==> flow/design.v <==
module dmac_memory_cmd_queue #
  (
   parameter W_EXT_A = 32,
   parameter FIFO_ADDR_WIDTH = 4,
   parameter ASYNC = 1
   )
  (
   input                    tail_clk,
   input                    tail_rst,
   input                    head_clk,
   input                    head_rst,
   input [W_EXT_A-1:0]      tail_ext_addr,  
   input [W_EXT_A-1:0]      tail_core_addr,  
   input                    tail_read_enable,
   input                    tail_write_enable,
   input [W_EXT_A:0]        tail_word_size,  
   output [W_EXT_A-1:0]     head_ext_addr,  
   output [W_EXT_A-1:0]     head_core_addr,  
   output                   head_read_enable,
   output                   head_write_enable,
   output [W_EXT_A:0]       head_word_size,  
   input                    enq,
   output                   full,
   output                   almost_full,
   input                    deq,
   output                   empty,
   output                   almost_empty
   );
  localparam FIFO_DATA_WIDTH = (W_EXT_A) + (W_EXT_A) + (1) + (1) + (W_EXT_A + 1);
  wire [FIFO_DATA_WIDTH-1:0] data_in;
  wire [FIFO_DATA_WIDTH-1:0] data_out;
  assign data_in = {tail_ext_addr, tail_core_addr,
                    tail_read_enable, tail_write_enable,
                    tail_word_size};
  assign {head_ext_addr, head_core_addr,
          head_read_enable, head_write_enable,
          head_word_size} = data_out;
  dmac_memory_fifo #
    (
     .ADDR_LEN(FIFO_ADDR_WIDTH),
     .DATA_WIDTH(FIFO_DATA_WIDTH),
     .ASYNC(ASYNC)
     )
  inst_dmac_memory_fifo
    (
     .CLK0(head_clk),
     .RST0(head_rst),
     .Q(data_out),
     .DEQ(deq),
     .EMPTY(empty),
     .ALM_EMPTY(almost_empty),
     .CLK1(tail_clk),
     .RST1(tail_rst),
     .D(data_in),
     .ENQ(enq),
     .FULL(full),
     .ALM_FULL(almost_full)
     );
endmodule  
module dmac_memory_issued_cmd_queue #
  (
   parameter W_EXT_A = 32,
   parameter FIFO_ADDR_WIDTH = 4
   )
  (
   input                    clk,
   input                    rst,
   input [W_EXT_A-1:0]      tail_core_addr,  
   input                    tail_read_enable,
   input                    tail_write_enable,
   input                    tail_burst_trunc,
   input [W_EXT_A:0]        tail_word_size,  
   output [W_EXT_A-1:0]     head_core_addr,  
   output                   head_read_enable,
   output                   head_write_enable,
   output                   head_burst_trunc,
   output [W_EXT_A:0]       head_word_size,  
   input                    enq,
   output                   full,
   output                   almost_full,
   input                    deq,
   output                   empty,
   output                   almost_empty
   );
  localparam FIFO_DATA_WIDTH = (W_EXT_A) + (1) + (1) + (1) + (W_EXT_A + 1);
  wire [FIFO_DATA_WIDTH-1:0] data_in;
  wire [FIFO_DATA_WIDTH-1:0] data_out;
  assign data_in = {tail_core_addr,
                    tail_read_enable, tail_write_enable, tail_burst_trunc,
                    tail_word_size};
  assign {head_core_addr,
          head_read_enable, head_write_enable, head_burst_trunc,
          head_word_size} = data_out;
  dmac_memory_fifo #
    (
     .ADDR_LEN(FIFO_ADDR_WIDTH),
     .DATA_WIDTH(FIFO_DATA_WIDTH),
     .ASYNC(0)
     )
  inst_dmac_memory_fifo
    (
     .CLK0(clk),
     .RST0(rst),
     .Q(data_out),
     .DEQ(deq),
     .EMPTY(empty),
     .ALM_EMPTY(almost_empty),
     .CLK1(clk),
     .RST1(rst),
     .D(data_in),
     .ENQ(enq),
     .FULL(full),
     .ALM_FULL(almost_full)
     );
endmodule  
module dmac_memory_fifo(CLK0, RST0, Q, DEQ, EMPTY, ALM_EMPTY,
                        CLK1, RST1, D, ENQ,  FULL,  ALM_FULL);
  parameter ADDR_LEN = 10;
  parameter DATA_WIDTH = 32;
  parameter ASYNC = 1;
  localparam MEM_SIZE = 2 ** ADDR_LEN;
  input                   CLK0;
  input                   RST0;
  output [DATA_WIDTH-1:0] Q;
  input                   DEQ;
  output                  EMPTY;
  output                  ALM_EMPTY;
  input                   CLK1;
  input                   RST1;
  input  [DATA_WIDTH-1:0] D;
  input                   ENQ;
  output                  FULL;
  output                  ALM_FULL;
  reg EMPTY;
  reg ALM_EMPTY;
  reg FULL;
  reg ALM_FULL;
  reg [ADDR_LEN-1:0] head;
  reg [ADDR_LEN-1:0] tail;
  reg [ADDR_LEN-1:0] gray_head_cdc_from;
  reg [ADDR_LEN-1:0] gray_tail_cdc_from;
  reg [ADDR_LEN-1:0] d_gray_head_cdc_to;
  reg [ADDR_LEN-1:0] d_gray_tail_cdc_to;
  reg [ADDR_LEN-1:0] dd_gray_head;
  reg [ADDR_LEN-1:0] dd_gray_tail;
  wire ram_we;
  assign ram_we = ENQ && !FULL;
  function [ADDR_LEN-1:0] to_gray;
    input [ADDR_LEN-1:0] in;
    to_gray = in ^ (in >> 1);
  endfunction
  function [ADDR_LEN-1:0] mask;
    input [ADDR_LEN-1:0] in;
    mask = in[ADDR_LEN-1:0];
  endfunction
  generate if(ASYNC) begin
    always @(posedge CLK0) begin
      if(RST0) begin
        head <= 0;
        gray_head_cdc_from <= 0;
      end else begin
        if(!EMPTY && DEQ) head <= head == (MEM_SIZE-1)? 0 : head + 1;
        if(!EMPTY && DEQ) gray_head_cdc_from <= head == (MEM_SIZE-1)? to_gray(0) : to_gray(head + 1);
      end
    end
    always @(posedge CLK1) begin
      if(RST1) begin
        tail <= 0;
        gray_tail_cdc_from <= 0;
      end else begin
        if(!FULL && ENQ) tail <= tail == (MEM_SIZE-1)? 0 : tail + 1;
        if(!FULL && ENQ) gray_tail_cdc_from <= tail == (MEM_SIZE-1)? to_gray(0) : to_gray(tail + 1);
      end
    end
    always @(posedge CLK1) begin
      d_gray_head_cdc_to <= gray_head_cdc_from;
      dd_gray_head <= d_gray_head_cdc_to;
    end
    always @(posedge CLK0) begin
      d_gray_tail_cdc_to <= gray_tail_cdc_from;
      dd_gray_tail <= d_gray_tail_cdc_to;
    end
    always @(posedge CLK0) begin
      if(RST0) begin
        EMPTY <= 1'b1;
        ALM_EMPTY <= 1'b1;
      end else begin
        if(DEQ && !EMPTY) begin
          EMPTY <= (dd_gray_tail == to_gray(head+1));
          ALM_EMPTY <= (dd_gray_tail == to_gray(head+2)) || (dd_gray_tail == to_gray(head+1));
        end else begin
          EMPTY <= (dd_gray_tail == to_gray(head));
          ALM_EMPTY <= (dd_gray_tail == to_gray(head+1)) || (dd_gray_tail == to_gray(head));
        end
      end
    end
    always @(posedge CLK1) begin
      if(RST1) begin
        FULL <= 1'b0;
        ALM_FULL <= 1'b0;
      end else begin
        if(ENQ && !FULL) begin
          FULL <= (dd_gray_head == to_gray(tail+2));
          ALM_FULL <= (dd_gray_head == to_gray(tail+3)) || (dd_gray_head == to_gray(tail+2));
        end else begin
          FULL <= (dd_gray_head == to_gray(tail+1));
          ALM_FULL <= (dd_gray_head == to_gray(tail+2)) || (dd_gray_head == to_gray(tail+1));
        end
      end
    end
    dmac_memory_fifo_ram #(.W_A(ADDR_LEN), .W_D(DATA_WIDTH))
    ram (.CLK0(CLK0), .ADDR0(head), .D0('h0), .WE0(1'b0), .Q0(Q),  
         .CLK1(CLK1), .ADDR1(tail), .D1(D), .WE1(ram_we), .Q1());  
  end else begin
    always @(posedge CLK0) begin
      if(RST0) begin
        head <= 0;
      end else begin
        if(!EMPTY && DEQ) head <= head == (MEM_SIZE-1)? 0 : head + 1;
      end
    end
    always @(posedge CLK0) begin
      if(RST0) begin
        tail <= 0;
      end else begin
        if(!FULL && ENQ) tail <= tail == (MEM_SIZE-1)? 0 : tail + 1;
      end
    end
    always @(posedge CLK0) begin
      if(RST0) begin
        EMPTY <= 1'b1;
        ALM_EMPTY <= 1'b1;
      end else begin
        if(DEQ && !EMPTY) begin
          if(ENQ && !FULL) begin
            EMPTY <= (mask(tail+1) == mask(head+1));
            ALM_EMPTY <= (mask(tail+1) == mask(head+2)) || (mask(tail+1) == mask(head+1));
          end else begin
            EMPTY <= (tail == mask(head+1));
            ALM_EMPTY <= (tail == mask(head+2)) || (tail == mask(head+1));
          end
        end else begin
          if(ENQ && !FULL) begin
            EMPTY <= (mask(tail+1) == mask(head));
            ALM_EMPTY <= (mask(tail+1) == mask(head+1)) || (mask(tail+1) == mask(head));
          end else begin
            EMPTY <= (tail == mask(head));
            ALM_EMPTY <= (tail == mask(head+1)) || (tail == mask(head));
          end
        end
      end
    end
    always @(posedge CLK0) begin
      if(RST0) begin
        FULL <= 1'b0;
        ALM_FULL <= 1'b0;
      end else begin
        if(ENQ && !FULL) begin
          if(DEQ && !EMPTY) begin
            FULL <= (mask(head+1) == mask(tail+2));
            ALM_FULL <= (mask(head+1) == mask(tail+3)) || (mask(head+1) == mask(tail+2));
          end else begin
            FULL <= (head == mask(tail+2));
            ALM_FULL <= (head == mask(tail+3)) || (head == mask(tail+2));
          end
        end else begin
          if(DEQ && !EMPTY) begin
            FULL <= (mask(head+1) == mask(tail+1));
            ALM_FULL <= (mask(head+1) == mask(tail+2)) || (mask(head+1) == mask(tail+1));
          end else begin
            FULL <= (head == mask(tail+1));
            ALM_FULL <= (head == mask(tail+2)) || (head == mask(tail+1));
          end
        end
      end
    end
    dmac_memory_fifo_ram #(.W_A(ADDR_LEN), .W_D(DATA_WIDTH))
    ram (.CLK0(CLK0), .ADDR0(head), .D0('h0), .WE0(1'b0), .Q0(Q),  
         .CLK1(CLK0), .ADDR1(tail), .D1(D), .WE1(ram_we), .Q1());  
  end endgenerate
endmodule
module dmac_memory_fifo_ram(CLK0, ADDR0, D0, WE0, Q0,
                            CLK1, ADDR1, D1, WE1, Q1);
  parameter W_A = 10;
  parameter W_D = 32;
  localparam LEN = 2 ** W_A;
  input            CLK0;
  input  [W_A-1:0] ADDR0;
  input  [W_D-1:0] D0;
  input            WE0;
  output [W_D-1:0] Q0;
  input            CLK1;
  input  [W_A-1:0] ADDR1;
  input  [W_D-1:0] D1;
  input            WE1;
  output [W_D-1:0] Q1;
  reg [W_A-1:0] d_ADDR0;
  reg [W_A-1:0] d_ADDR1;
  reg [W_D-1:0] mem [0:LEN-1];
  always @(posedge CLK0) begin
    if(WE0) mem[ADDR0] <= D0;
    d_ADDR0 <= ADDR0;
  end
  always @(posedge CLK1) begin
    if(WE1) mem[ADDR1] <= D1;
    d_ADDR1 <= ADDR1;
  end
  assign Q0 = mem[d_ADDR0];
  assign Q1 = mem[d_ADDR1];
endmodule
# [From RTL to reports: dmac_memory_issued_cmd_queue]
# The steps from the RTL of dmac_memory_issued_cmd_queue to its reports follow in flow order.
# Lines are those of the file above, counted from 1.
# Operators: Yosys type, input widths -> output width; for muxes data width and select width s.
# Library cell names are shortened.
# Not given: --
[inputs] top="dmac_memory_issued_cmd_queue" clock_port="clk" cell_library="sky130hd" lib_corner="tt_025C_1v80"

# [After elaboration]
# Source: Yosys, flattened and elaborated, memories not mapped. Widths are those after wreduce; folded enables and synchronous resets count as part of the registers. Registers that Yosys merges into a memory's read port (data or address) are not register bits. Print and check cells do not count.
# Memory sizes are those after Yosys's memory passes, which may raise the word count (mostly to a power of two), join words into wider ones and drop unused or constant bits.
[bits] mem_bits_rw=1088 n_memories=1 out_inout_bits=72 elab_cells=55 in_bits=72 clocked_rd_ports_x_width=68 reg_bits=12
[mem_list] name="inst_dmac_memory_fifo.genblk1.ram.mem" size=16 width=68 rd=1 wr=1 line_no=299 source="reg [W_D-1:0] mem [0:LEN-1];"
[op_classes] n_mux=17 add_sub_neg=5 reduce_and_logical=12 n_eq=14
[ops] op="$mux 68" count=1
[ops] op="$eq 4x4->1" count=12
[ops] op="$mux 1" count=13
[ops] op="$add 4x2->4 const B" count=3
[ops] op="$mux 4" count=3
[ops] op="$logic_or 1x1->1" count=8
[ops] op="$add 4x1->4 const B" count=2
[ops] op="$eq 4x4->1 const B" count=2
[ops] op="$logic_and 1x1->1" count=2
[ops] op="$logic_not 1->1" count=2

# [Logic depth]
# Depth = most cells in a row (Yosys ltp): at word level without a register or memory, in the mapped netlist without a sequential cell, where the memories' decode and read muxes count.
[depth] word_depth=5 abc_area=0 depth_mapped=8 ltp_nobuf=7

# [Synthesis result]
# Yosys stat after the flow's synthesis: flattened, memories mapped to cells. It holds for the ABC_AREA given above (unset counts as 0); a run with the other value may have another netlist.
# Totals and module areas in this step are rounded.
[synth_totals] n_buf=86 seq_area_mm2=0.033 flip_flops=1104 area_mm2=0.042 cells=1653
[types] type="edfxtp_1" count=1088 type_area_um2=3.27E+04
[types] type="mux4_2" count=340 type_area_um2=7.66E+03
[types] type="dfxtp_1" count=16 type_area_um2=320.307
[types] type="buf_2" count=31 type_area_um2=155.149
[types] type="clkbuf_1" count=40 type_area_um2=150.144
[types] type="ha_1" count=9 type_area_um2=112.608
[types] type="buf_6" count=8 type_area_um2=90.086
[types] type="xor2_1" count=9 type_area_um2=78.826
[types] type="xor3_1" count=3 type_area_um2=71.318
[types] type="xnor2_1" count=8 type_area_um2=70.067
[types] type="xnor3_1" count=3 type_area_um2=67.565
[types] type="nor2_1" count=17 type_area_um2=63.811
[types] type="nand2_1" count=16 type_area_um2=60.058
[types] type="a21oi_1" count=8 type_area_um2=40.038
[types] type="nor3_1" count=6 type_area_um2=30.029
[types] type="xnor2_4" count=1 type_area_um2=27.526
[types] type="nand2b_1" count=4 type_area_um2=25.024
[types] type="nand4_1" count=4 type_area_um2=25.024
# Other cell types: 26; their cells: 42.

# [Timing after synthesis]
# Source: OpenSTA report_checks on the synthesized netlist (no wires, ideal clock, input and output delay 20% of the period each), path of least setup slack; recovery checks are left aside. Register names are those of the netlist, which keeps one name where synthesis merged equal registers.
[synth_path] kind="input-to-reg" from="input port enq" to="memory inst_dmac_memory_fifo.genblk1.ram.mem[3][0]" slack_ns=1.052 required_time_ns=8.073 path_delay_ns=5.867 tclk_ns=8.65 launch_ns=1.730 in_delay_ns=1.730 n_path_buf=1 setup_ns=0.577 path_stages=4 arrival_ns=7.020 synth_period_reached_ns=7.598
# "path_delay_ns" is the arrival time less input delay plus setup time.
# "path_stages" counts driving pins, that of a launching flip-flop among them; a cell with two outputs on the path counts twice.
# "synth_period_reached_ns" = period - worst setup slack (recovery checks aside). The figure is calculated, with input and output delays left at 20% of the set period.
# Between the ends stands the longest chain of elaborated cells between them, by number of cells; it is not shown to be the way that was timed. Of several equally long chains one is given.
# A line is the first line of the expression or statement that the cell stems from. Yosys adds cells for indexed reads and writes and turns some case tables into memories.
# The path ends at the enable pin of a flip-flop; only ways to that pin are counted.
[synth_between] path_cell_list="nor2b_1 clkbuf_1 nand2_1 nor3_1" elab_chain_cells=2 cone_cells=3 cone_classes="mux: 2; reduce/logical: 1"
[synth_lines] item="start: declaration" line_no=78 source="input                    enq,"
[synth_lines] item="$logic_and 1x1->1" line_no=147 source="assign ram_we = ENQ && !FULL;"
[synth_lines] item="$mux 4" line_no=305 source="if(WE1) mem[ADDR1] <= D1;"
[synth_lines] item="end: declaration" line_no=299 source="reg [W_D-1:0] mem [0:LEN-1];"

# [Worst path after layout]
# From the final timing report of entry A: the path of least setup slack in the routed layout; clock arrival at registers is part of the times.
[layout_path] kind="reg-to-output" from="register (no name shown)" to="output port head_word_size[32]" output_delay_ns=1.26 launch_ns=0.72 n_path_buf=2 tclk_ns=6.3 path_stages=5 required_time_ns=5.04 arrival_ns=3.66 slack_ns=1.38
[layout_between] path_cell_list="dfxtp_4 buf_4 mux4_2 mux4_2 clkdlybuf4s50_1"
[layout_lines] item="end: declaration" line_no=77 source="output [W_EXT_A:0]       head_word_size,"
# Chain of elaborated cells between the ends: none given.

Measured results for dmac_memory_issued_cmd_queue: 2 stored runs of the Yosys and OpenROAD flow on sky130hd. The settings differ; the order carries no meaning. The constraints put input and output delay at 20% of the set period each and load the outputs with 0.01 pF.
By "achieved clock period" is meant the clock period of the run minus its worst setup slack. This is arithmetic on one report: input and output delays are still those of the set period (20% each).
By "worst setup path time" is meant the share of the clock period that the worst setup path is allowed (20% is reserved at inputs, 20% at outputs), minus its slack. Clock arrival times at its registers enter into it.
"power" is the tool's figure for a default switching activity; nothing was simulated.
The results are shown rounded.
[entry A] settings: period_ns=6.3, CORE_UTILIZATION=17, CORE_MARGIN=6, CTS_CLUSTER_DIAMETER=151, SLEW_MARGIN=25, CAP_MARGIN=20
[entry A] result: chip area after synthesis (Yosys) 0.042 mm^2, die area 0.26 mm^2, standard-cell area of the final layout 0.052 mm^2, utilization 21%, worst setup slack after layout 1.4 ns, total negative slack 0.000 ns, worst hold slack 0.46 ns, power 16000 µW, achieved clock period 4.922 ns, worst setup path time 3.66 ns, worst setup path kind reg-to-output
[entry B] settings: period_ns=13.6, CORE_UTILIZATION=57, SETUP_SLACK_MARGIN=2.82, PLACE_DENSITY_LB_ADDON=0.09, CORE_ASPECT_RATIO=0.88, CELL_PAD_IN_SITES_GLOBAL_PLACEMENT=2, GPL_TIMING_DRIVEN=0, GPL_ROUTABILITY_DRIVEN=1, CTS_CLUSTER_DIAMETER=138, MAX_ROUTING_LAYER=met5, CAP_MARGIN=20, CORE_MARGIN=2, SLEW_MARGIN=20
[entry B] result: chip area after synthesis (Yosys) 0.042 mm^2, die area 0.076 mm^2, standard-cell area of the final layout 0.05 mm^2, utilization 68%, worst setup slack after layout 6.6 ns, total negative slack 0.000 ns, worst hold slack 0.37 ns, power 7100 µW, achieved clock period 6.993 ns, worst setup path time 4.27 ns, worst setup path kind reg-to-output
